==> flow/design.v <==
module compressor_4_2(a,b,c,d,cin,sum,carry,cout);
input	a;
input	b;
input	c;
input	d;
input	cin;				 
output	sum;
output	carry;
output	cout;				 
assign s1  = a  ^ b;
assign s2  = c  ^ d;
assign s3  = s1 ^ s2;
assign sum   = s3 ^ cin;
assign carry = s3 ? cin : d;
assign cout  = s1 ? c : a;
endmodule
`timescale 1ns / 1ps
module compressor_82_42(A,B,C,D,E,F,G,H,Cin0,Cin1,Cin2,Cin3,Cin4,
                        Sum,Carry,Cout0,Cout1,Cout2,Cout3,Cout4);
 input	A;
 input	B;
 input	C;
 input	D;
 input	E;
 input	F;
 input	G;
 input	H;
 input	Cin0;				 
 input	Cin1;				 
 input	Cin2;				 
 input	Cin3;				 
 input	Cin4;				 
 output	Sum;
 output	Carry;
 output	Cout0;				 
 output	Cout1;				 
 output	Cout2;				 
 output	Cout3;				 
 output	Cout4;				 
compressor_4_2	COMP_4_2_0(
                           .a			(E),
                           .b			(F),
                           .c			(G),
                           .d			(H),
                           .cin		    (Cin0),
                           .sum			(Sum_4_2_0),
                           .carry		(Cout3),
                           .cout		(Cout2)
                          );
compressor_4_2	COMP_4_2_1(
                           .a			(A),
                           .b			(B),
                           .c			(C),
                           .d			(D),
                           .cin		    (Cin1),
                           .sum			(Sum_4_2_1),
                           .carry		(Cout1),
                           .cout		(Cout0)
                          );
compressor_4_2	COMP_4_2_2(
                           .a			(Cin2),
                           .b			(Sum_4_2_1),
                           .c			(Cin3),
                           .d			(Sum_4_2_0),
                           .cin		    (Cin4),
                           .sum			(Sum),
                           .carry		(Carry),
                           .cout		(Cout4)
                          );						  
endmodule  
`timescale 1ns / 1ps
module compressor_array_82_42(P0,P1,P2,P3,P4,P5,P6,P7,Sum);
input	[7:0] P0,P1,P2,P3,P4,P5,P6,P7;
output	[10:0] Sum;
wire    [7:0]  S,Carry,Cout0,Cout1,Cout2,Cout3,Cout4;
wire    [10:0] C;
wire    [2:0]  c_sum;
 compressor_82_42 COMPRESSOR_82_42_I0(
								      .A(P0[0]),
								      .B(P1[0]),
								      .C(P2[0]),
								      .D(P3[0]),
								      .E(P4[0]),
								      .F(P5[0]),
								      .G(P6[0]),
									  .H(P7[0]),
								      .Cin0(1'b0),
								      .Cin1(1'b0),
								      .Cin2(1'b0),
								      .Cin3(1'b0),
								      .Cin4(1'b0),
								      .Sum(S[0]),
								      .Carry(Carry[0]),
								      .Cout0(Cout0[0]),
								      .Cout1(Cout1[0]),
								      .Cout2(Cout2[0]),
								      .Cout3(Cout3[0]),
								      .Cout4(Cout4[0])
								    );
genvar i;
generate
begin
 	for(i=1; i<=7; i=i+1) begin 
	compressor_82_42 COMPRESSOR_82_42_I(
  							            .A(P0[i]),
								        .B(P1[i]),
								        .C(P2[i]),
								        .D(P3[i]),
										.E(P4[i]),
										.F(P5[i]),
										.G(P6[i]),
										.H(P7[i]),
										.Cin0(Cout0[i-1]),
										.Cin1(Cout1[i-1]),
										.Cin2(Cout2[i-1]),
										.Cin3(Cout3[i-1]),
										.Cin4(Cout4[i-1]),
										.Sum(S[i]),
										.Carry(Carry[i]),
										.Cout0(Cout0[i]),
										.Cout1(Cout1[i]),
										.Cout2(Cout2[i]),
										.Cout3(Cout3[i]),
										.Cout4(Cout4[i])
										);
	end
end	
endgenerate
full_adder FULL_ADDER_0(
						.i_x1		(Carry[0]),
						.i_x2		(S[1]),
						.i_cin		(1'b0),
						.o_sum		(Sum[1]),
						.o_carry	(C[0])
					   ); 
full_adder FULL_ADDER_1(
						.i_x1		(Carry[1]),
						.i_x2		(S[2]),
						.i_cin		(C[0]),
						.o_sum		(Sum[2]),
						.o_carry	(C[1])
					   );
full_adder FULL_ADDER_2(
						.i_x1		(Carry[2]),
						.i_x2		(S[3]),
						.i_cin		(C[1]),
						.o_sum		(Sum[3]),
						.o_carry	(C[2])
					   );
full_adder FULL_ADDER_3(
						.i_x1		(Carry[3]),
						.i_x2		(S[4]),
						.i_cin		(C[2]),
						.o_sum		(Sum[4]),
						.o_carry	(C[3])
					   );
full_adder FULL_ADDER_4(
						.i_x1		(Carry[4]),
						.i_x2		(S[5]),
						.i_cin		(C[3]),
						.o_sum		(Sum[5]),
						.o_carry	(C[4])
					   );
full_adder FULL_ADDER_5(
						.i_x1		(Carry[5]),
						.i_x2		(S[6]),
						.i_cin		(C[4]),
						.o_sum		(Sum[6]),
						.o_carry	(C[5])
					   );
full_adder FULL_ADDER_6(
						.i_x1		(Carry[6]),
						.i_x2		(S[7]),
						.i_cin		(C[5]),
						.o_sum		(Sum[7]),
						.o_carry	(C[6])
					   ); 
full_adder FULL_ADDER_8(
						.i_x1		(C[6]),
						.i_x2		(Cout0[7]),
						.i_cin		(Cout1[7]),
						.o_sum		(c_sum[0]),
						.o_carry	(C[7])
					   );
full_adder FULL_ADDER_9(
						.i_x1		(Cout2[7]),
						.i_x2		(Cout3[7]),
						.i_cin		(Cout4[7]),
						.o_sum		(c_sum[1]),
						.o_carry	(C[8])
					   );
full_adder FULL_ADDER_10(
						.i_x1		(c_sum[0]),
						.i_x2		(c_sum[1]),
						.i_cin		(Carry[7]),
						.o_sum		(Sum[8]),
						.o_carry	(C[9])
					   );
full_adder FULL_ADDER_11(
						.i_x1		(C[7]),
						.i_x2		(C[9]),
						.i_cin		(C[8]),
						.o_sum		(c_sum[2]),
						.o_carry	(C[10])
					   );
assign Sum[9]  = c_sum[2];
assign Sum[10] = C[10];
assign Sum[0]  = S[0];
endmodule
`timescale 1ns / 1ps
module full_adder(i_x1,i_x2,i_cin,o_sum,o_carry);
  input  i_x1;                
  input  i_x2;                
  input  i_cin;             
  output o_sum;
  output o_carry;
  wire   w_WIRE_1;
  wire   w_WIRE_2;
  wire   w_WIRE_3;
  assign w_WIRE_1 =  i_x1 ^ i_x2;
  assign w_WIRE_2 =   w_WIRE_1  & i_cin;
  assign w_WIRE_3 = (!w_WIRE_1) & i_x1;
  assign o_sum   =  w_WIRE_1 ^ i_cin;
  assign o_carry =  w_WIRE_2 | w_WIRE_3;
endmodule  
`timescale 1ns / 1ps
module ripple_carry_adder 
  #(parameter WIDTH = 2)
  (
   input [WIDTH-1:0] i_add_term1,
   input [WIDTH-1:0] i_add_term2,
   input                      i_carry_in,
   output [WIDTH:0]  o_result
   );
  wire [WIDTH:0]     w_CARRY;
  wire [WIDTH-1:0]   w_SUM;
   assign w_CARRY[0] = i_carry_in;
  genvar             ii;
  generate 
    for (ii=0; ii<WIDTH; ii=ii+1) 
      begin
        full_adder FA_rca( 
                          .i_x1     (i_add_term1[ii]),
                          .i_x2     (i_add_term2[ii]),
                          .i_cin    (w_CARRY[ii]),
                          .o_sum    (w_SUM[ii]),
                          .o_carry  (w_CARRY[ii+1])
                         );
      end
  endgenerate
  assign o_result = {w_CARRY[WIDTH], w_SUM};    
endmodule  
`timescale 1ns / 1ps
module sad_8_2_arch1(clk,reset,org0,org1,org2,org3,org4,org5,org6,org7,
                               ref0,ref1,ref2,ref3,ref4,ref5,ref6,ref7,final_sum);
input          clk,reset; 
input	[7:0]  ref0,ref1,ref2,ref3,ref4,ref5,ref6,ref7;
input	[7:0]  org0,org1,org2,org3,org4,org5,org6,org7;
output	[15:0] final_sum;
wire	[10:0] sad_sum;
wire    [15:0]  rca_sum;
reg     [15:0]  sum_reg;
reg     [7:0]   sad_0,sad_1,sad_2,sad_3,sad_4,sad_5,sad_6,sad_7;
always @(posedge clk)
begin
  if(reset)
	sad_0 <= 8'd0;  
  else if (org0 > ref0)
	sad_0 <= org0 - ref0;
  else  
	sad_0 <= ref0 - org0;
end      
always @(posedge clk)
begin
  if(reset)
	sad_1 <= 8'd0;  
  else if (org1 > ref1)
	sad_1 <= org1 - ref1;
  else  
	sad_1 <= ref1 - org1;
end      
always @(posedge clk)
begin
  if(reset)
	sad_2 <= 8'd0;  
  else if (org2 > ref2)
	sad_2 <= org2 - ref2;
  else  
	sad_2 <= ref2 - org2;
end      
always @(posedge clk)
begin
  if(reset)
	sad_3 <= 8'd0;  
  else if (org3 > ref3)
	sad_3 <= org3 - ref3;
  else  
	sad_3 <= ref3 - org3;
end      
always @(posedge clk)
begin
  if(reset)
	sad_4 <= 8'd0;  
  else if (org4 > ref4)
	sad_4 <= org4 - ref4;
  else  
	sad_4 <= ref4 - org4;
end      
always @(posedge clk)
begin
  if(reset)
	sad_5 <= 8'd0;  
  else if (org5 > ref5)
	sad_5 <= org5 - ref5;
  else  
	sad_5 <= ref5 - org5;
end      
always @(posedge clk)
begin
  if(reset)
	sad_6 <= 8'd0;  
  else if (org6 > ref6)
	sad_6 <= org6 - ref6;
  else  
	sad_6 <= ref6 - org6;
end      
always @(posedge clk)
begin
  if(reset)
	sad_7 <= 8'd0;  
  else if (org7 > ref7)
	sad_7 <= org7 - ref7;
  else  
	sad_7 <= ref7 - org7;
end    
compressor_array_82_42 COMPRESSOR_ARRAY_82_42(
											  .P0		(sad_0),
											  .P1		(sad_1),
											  .P2		(sad_2),
											  .P3		(sad_3),
											  .P4		(sad_4),
											  .P5		(sad_5),
											  .P6		(sad_6),
											  .P7		(sad_7),
											  .Sum		(sad_sum)
											 ); 
ripple_carry_adder #(.WIDTH(15)) RCA_inst_1_1(
                                              .i_add_term1   ({4'd0,sad_sum}),
                                              .i_add_term2   (sum_reg[14:0]),
   											  .i_carry_in    (1'b0),   
                                              .o_result      (rca_sum)
                                             );	
reg reset_l;											 
always @ (posedge clk)
begin
	reset_l <= reset;
end
always @(posedge clk)
begin
	if(reset_l)
		sum_reg <= 16'd0;
	else
		sum_reg <= rca_sum[15:0];
end
assign final_sum = sum_reg[15:0];
endmodule  
== Reports on sad_8_2_arch1 ==
The steps from the RTL of sad_8_2_arch1 to its reports follow in flow order.
Line numbers count from 1 in the design file above.
Cell names lack the library's common part.
Not given: -
Design
  top module: sad_8_2_arch1
  clock port: clk
  standard-cell library: sky130hd
  library corner: tt_025C_1v80

== Elaborated design ==
Yosys after proc, flatten, opt, wreduce and memory -nomap, before mapping. Enables and synchronous resets that opt folds into registers are not counted as muxes. Memory bits, and registers merged into a memory's read port (data or address), are not among the register bits. Print and check cells are not counted. Equal cells are merged and count once.
Operators by class
  add/subtract/negate cells: 16
  multipliers: 0
  divide/modulo/power cells: 0
  order comparisons: 8
  equality and inequality tests: 0
  shifts and indexed selects: 0
  muxes and demuxes: 55
  bitwise gates (word level): 202
  reductions and logical operators: 22
Operators by type and width (count)
  1-bit bitwise XOR: 136
  8-bit subtractor: 16
  8-bit greater-than comparator: 8
  8-bit two-way mux: 8
  1-bit two-way mux: 47
  1-bit AND: 46
  1-bit logical NOT: 22
  1-bit OR: 20
Word-level totals
  register bits after elaboration: 81
  bits in latches: 0
  bits in writable memories: 0
  ROM bits: 0
  word width x clocked read ports: 0
  memories: 0
  input bits: 130
  output and inout bits: 16
  cells after elaboration: 313

== Depth ==
Depth = most cells in a row (Yosys ltp): at word level without a register or memory, in the mapped netlist without a sequential cell, where the memories' decode and read muxes count.
Depth
  depth in word-level cells: 40
  ABC_AREA: 0
  mapped depth: 24
  mapped depth without buffers: 23

== Mapped cells and area ==
Source: synth_stat.txt of the flow (Yosys; design flattened, memories mapped). It holds for the ABC_AREA given above (unset counts as 0); a run with the other value may have another netlist.
Synthesis totals
  cells in the netlist: 1216
  cell area after synthesis: 10127.2 um^2
  area of sequential cells: 1621.6 um^2
  flip-flops: 81
  buffers: 45
Cell types
  dfxtp_1: count 81, area in all 1.62E+03 um^2
  ha_1: count 127, area in all 1.59E+03 um^2
  xnor2_1: count 96, area in all 840.806 um^2
  inv_1: count 150, area in all 563.04 um^2
  nor2_1: count 109, area in all 409.142 um^2
  xor2_1: count 42, area in all 367.853 um^2
  a21oi_1: count 72, area in all 360.346 um^2
  mux2i_1: count 35, area in all 350.336 um^2
  fa_1: count 16, area in all 320.307 um^2
  a21o_1: count 39, area in all 292.781 um^2
  maj3_1: count 25, area in all 250.24 um^2
  nor2b_1: count 36, area in all 225.216 um^2
  mux2_2: count 18, area in all 202.694 um^2
  o21ai_0: count 36, area in all 180.173 um^2
  xor3_1: count 6, area in all 142.637 um^2
  a221oi_1: count 16, area in all 140.134 um^2
  nand2_1: count 35, area in all 131.376 um^2
  buf_4: count 15, area in all 112.608 um^2
Other cell types: 62; their cells: 262.
By module: a second synthesis without flattening, with its own total; a netlist apart from the flattened one above.
Second synthesis, totals
  cell total of the unflattened synthesis: 1297
  area (unflattened synthesis): 10791.6 um^2
Rows give one instance, submodules left out.
By module
  sad_8_2_arch1: instances 1, cells 1072, area 8378.0 um^2, sequential area 1621.6 um^2
  compressor_4_2: instances 24, cells 7, area 62.6 um^2, sequential area 0.0 um^2
  full_adder: instances 26, cells 2, area 33.8 um^2, sequential area 0.0 um^2
  compressor_array_82_42: instances 1, cells 4, area 26.3 um^2, sequential area 0.0 um^2
  ripple_carry_adder (WIDTH=15): instances 1, cells 1, area 7.5 um^2, sequential area 0.0 um^2
  compressor_82_42: instances 8, cells 0, area 0.0 um^2, sequential area 0.0 um^2

== Timing after synthesis ==
OpenSTA on the mapped netlist: ideal clock, no wires. The path of least setup slack (recovery checks aside). Input and output delay are each 20% of the period. Register names are those of the netlist, which keeps one name where synthesis merged equal registers.
Timing path after synthesis
  kind: reg2reg
  from: reg sad_1[0]
  to: reg sum_reg[14]
  period: 5.5 ns
  library setup time: 0.122 ns
  time at the first pin: 0.000 ns
  data arrival time: 5.466 ns
  slack: -0.088 ns
  delay of the path: 5.588 ns
  driving pins on the path: 23
  buffers on the path: 1
  period reached after synthesis: 5.588 ns
"delay of the path" is the arrival time less input delay plus setup time.
"driving pins on the path": output pins that drive a net of the path, with the launching flip-flop's if there is one; two outputs of one cell count as two.
"period reached after synthesis" = period - worst setup slack (recovery checks aside). The figure is calculated, with input and output delays left at 20% of the set period.
The rows between start and end are the longest chain of elaborated cells between them; the timing report does not say that the signal goes this way. Where chains are equally long, one stands for them.
A line is the first line of the expression or statement that the cell stems from. Yosys adds cells for indexed reads and writes and turns some case tables into memories.
At most two assigning lines are given for a register; there are more.
On the way, after synthesis
  path through: dfxtp_1 -> xor3_2 -> nand2_1 -> xor3_1 -> xor2_1 -> ha_1 -> a2111oi_0 -> or2_2 -> buf_2 -> a211oi_2 -> o31a_1 -> o31a_1 -> maj3_1 -> xor2_1 -> nor2_1 -> o31ai_2 -> maj3_2 -> maj3_1 -> ha_1 -> ha_1 -> ha_1 -> ha_1 -> nor2b_1
  cells in the longest elaborated chain: 40
RTL lines, path after synthesis
  start, declared: line 263  | reg     [7:0]   sad_0,sad_1,sad_2,sad_3,sad_4,sad_5,sad_6,sad_7;
  start, assigned: line 278  | sad_1 <= org1 - ref1;
  start, assigned: line 280  | sad_1 <= ref1 - org1;
  1-bit bitwise XOR: line 10  | assign s1  = a  ^ b;
  1-bit bitwise XOR: line 12  | assign s3  = s1 ^ s2;
  1-bit two-way mux x2: line 14  | assign carry = s3 ? cin : d;
  1-bit bitwise XOR: line 13  | assign sum   = s3 ^ cin;
  1-bit bitwise XOR: line 10
  1-bit bitwise XOR: line 12
  1-bit bitwise XOR: line 13
  [... 23 more ...]
  1-bit logical NOT: line 222  | assign w_WIRE_3 = (!w_WIRE_1) & i_x1;
  1-bit AND: line 222
  1-bit OR: line 224  | assign o_carry =  w_WIRE_2 | w_WIRE_3;
  1-bit AND: line 221  | assign w_WIRE_2 =   w_WIRE_1  & i_cin;
  1-bit OR: line 224
  1-bit AND x3: line 221
  1-bit bitwise XOR: line 223  | assign o_sum   =  w_WIRE_1 ^ i_cin;
  end, assigned: line 361  | sum_reg <= 16'd0;
  end, assigned: line 363  | sum_reg <= rca_sum[15:0];
  end, declared: line 262  | reg     [15:0]  sum_reg;

== Path in the finished layout ==
From the final timing report of run 1: the path of least setup slack in the routed layout; clock arrival at registers is part of the times.
Timing path post-layout
  kind: reg2reg
  from: reg sad_1[1]
  to: reg sum_reg[14]
  period: 3.68 ns
  library setup time: 0.13 ns
  time at the first pin: 0.34 ns
  data arrival time: 5.78 ns
  slack: -1.89 ns
  driving pins on the path: 24
  buffers on the path: 2
The rows between start and end are the longest chain of elaborated cells between them; the timing report does not say that the signal goes this way. Where chains are equally long, one stands for them.
At most two assigning lines are given for a register; there are more.
On the way, post-layout
  path through: dfxtp_2 -> xor3_2 -> xnor2_2 -> xor3_2 -> xor2_1 -> ha_2 -> buf_12 -> a2111oi_4 -> nor3_2 -> a21o_1 -> buf_4 -> o21ai_0 -> a21oi_2 -> o31ai_2 -> and2_1 -> o211a_1 -> o31ai_4 -> maj3_2 -> maj3_2 -> ha_4 -> ha_4 -> ha_4 -> ha_4 -> nor2b_1
  cells in the longest elaborated chain: 39
RTL lines, path post-layout
  start, declared: line 263  | reg     [7:0]   sad_0,sad_1,sad_2,sad_3,sad_4,sad_5,sad_6,sad_7;
  start, assigned: line 278  | sad_1 <= org1 - ref1;
  start, assigned: line 280  | sad_1 <= ref1 - org1;
  1-bit bitwise XOR: line 10  | assign s1  = a  ^ b;
  1-bit bitwise XOR: line 12  | assign s3  = s1 ^ s2;
  1-bit two-way mux: line 14  | assign carry = s3 ? cin : d;
  1-bit bitwise XOR: line 13  | assign sum   = s3 ^ cin;
  1-bit bitwise XOR: line 10
  1-bit bitwise XOR: line 12
  1-bit bitwise XOR: line 13
  [... 23 more ...]
  1-bit logical NOT: line 222  | assign w_WIRE_3 = (!w_WIRE_1) & i_x1;
  1-bit AND: line 222
  1-bit OR: line 224  | assign o_carry =  w_WIRE_2 | w_WIRE_3;
  1-bit AND: line 221  | assign w_WIRE_2 =   w_WIRE_1  & i_cin;
  1-bit OR: line 224
  1-bit AND x3: line 221
  1-bit bitwise XOR: line 223  | assign o_sum   =  w_WIRE_1 ^ i_cin;
  end, assigned: line 361  | sum_reg <= 16'd0;
  end, assigned: line 363  | sum_reg <= rca_sum[15:0];
  end, declared: line 262  | reg     [15:0]  sum_reg;

Wiki page: sad_8_2_arch1 / flow data

2 stored runs of sad_8_2_arch1 in the flow (synthesis by Yosys, layout by OpenROAD, sky130hd cells), in arbitrary order. Constraints: input delay and output delay 20% of the set period each, output load 0.01 pF.
By "achieved clock period" is meant the clock period of the run minus its worst setup slack. This is arithmetic on one report: input and output delays are still those of the set period (20% each).
"worst setup path time" means the part of the period allowed to the worst setup path (the constraints hold back 20% at inputs and 20% at outputs) less its slack; where the path has registers, the arrival times of their clocks count too.
"power" rests on the timing tool's default activity at the inputs, not on a simulated workload.
[run 1] settings: period_ns=3.68, CORE_UTILIZATION=32, SETUP_SLACK_MARGIN=0.44, PLACE_DENSITY=0.74, CORE_MARGIN=8, CELL_PAD_IN_SITES_GLOBAL_PLACEMENT=0, TNS_END_PERCENT=35, GPL_ROUTABILITY_DRIVEN=0, MIN_ROUTING_LAYER=met1, CAP_MARGIN=20, SLEW_MARGIN=20
[run 1] result: chip area after synthesis (Yosys) 10127.2 um^2, die area 37595.3 um^2, standard-cell area of the final layout 15935.3 um^2, utilization 50.8%, worst setup slack after layout -1.892 ns, total negative slack -12.789 ns, worst hold slack 0.603 ns, power 14290 uW, achieved clock period 5.572 ns, worst setup path time 5.57 ns, worst setup path kind reg2reg
[run 2] settings: period_ns=6.38, SETUP_SLACK_MARGIN=-0.33, CAP_MARGIN=20, CORE_MARGIN=2, CORE_UTILIZATION=40, SLEW_MARGIN=20
[run 2] result: chip area after synthesis (Yosys) 10127.2 um^2, die area 26606.5 um^2, standard-cell area of the final layout 12132.9 um^2, utilization 48.5%, worst setup slack after layout 0.462 ns, total negative slack 0.000 ns, worst hold slack 0.580 ns, power 5806 uW, achieved clock period 5.918 ns, worst setup path time 5.92 ns, worst setup path kind reg2reg
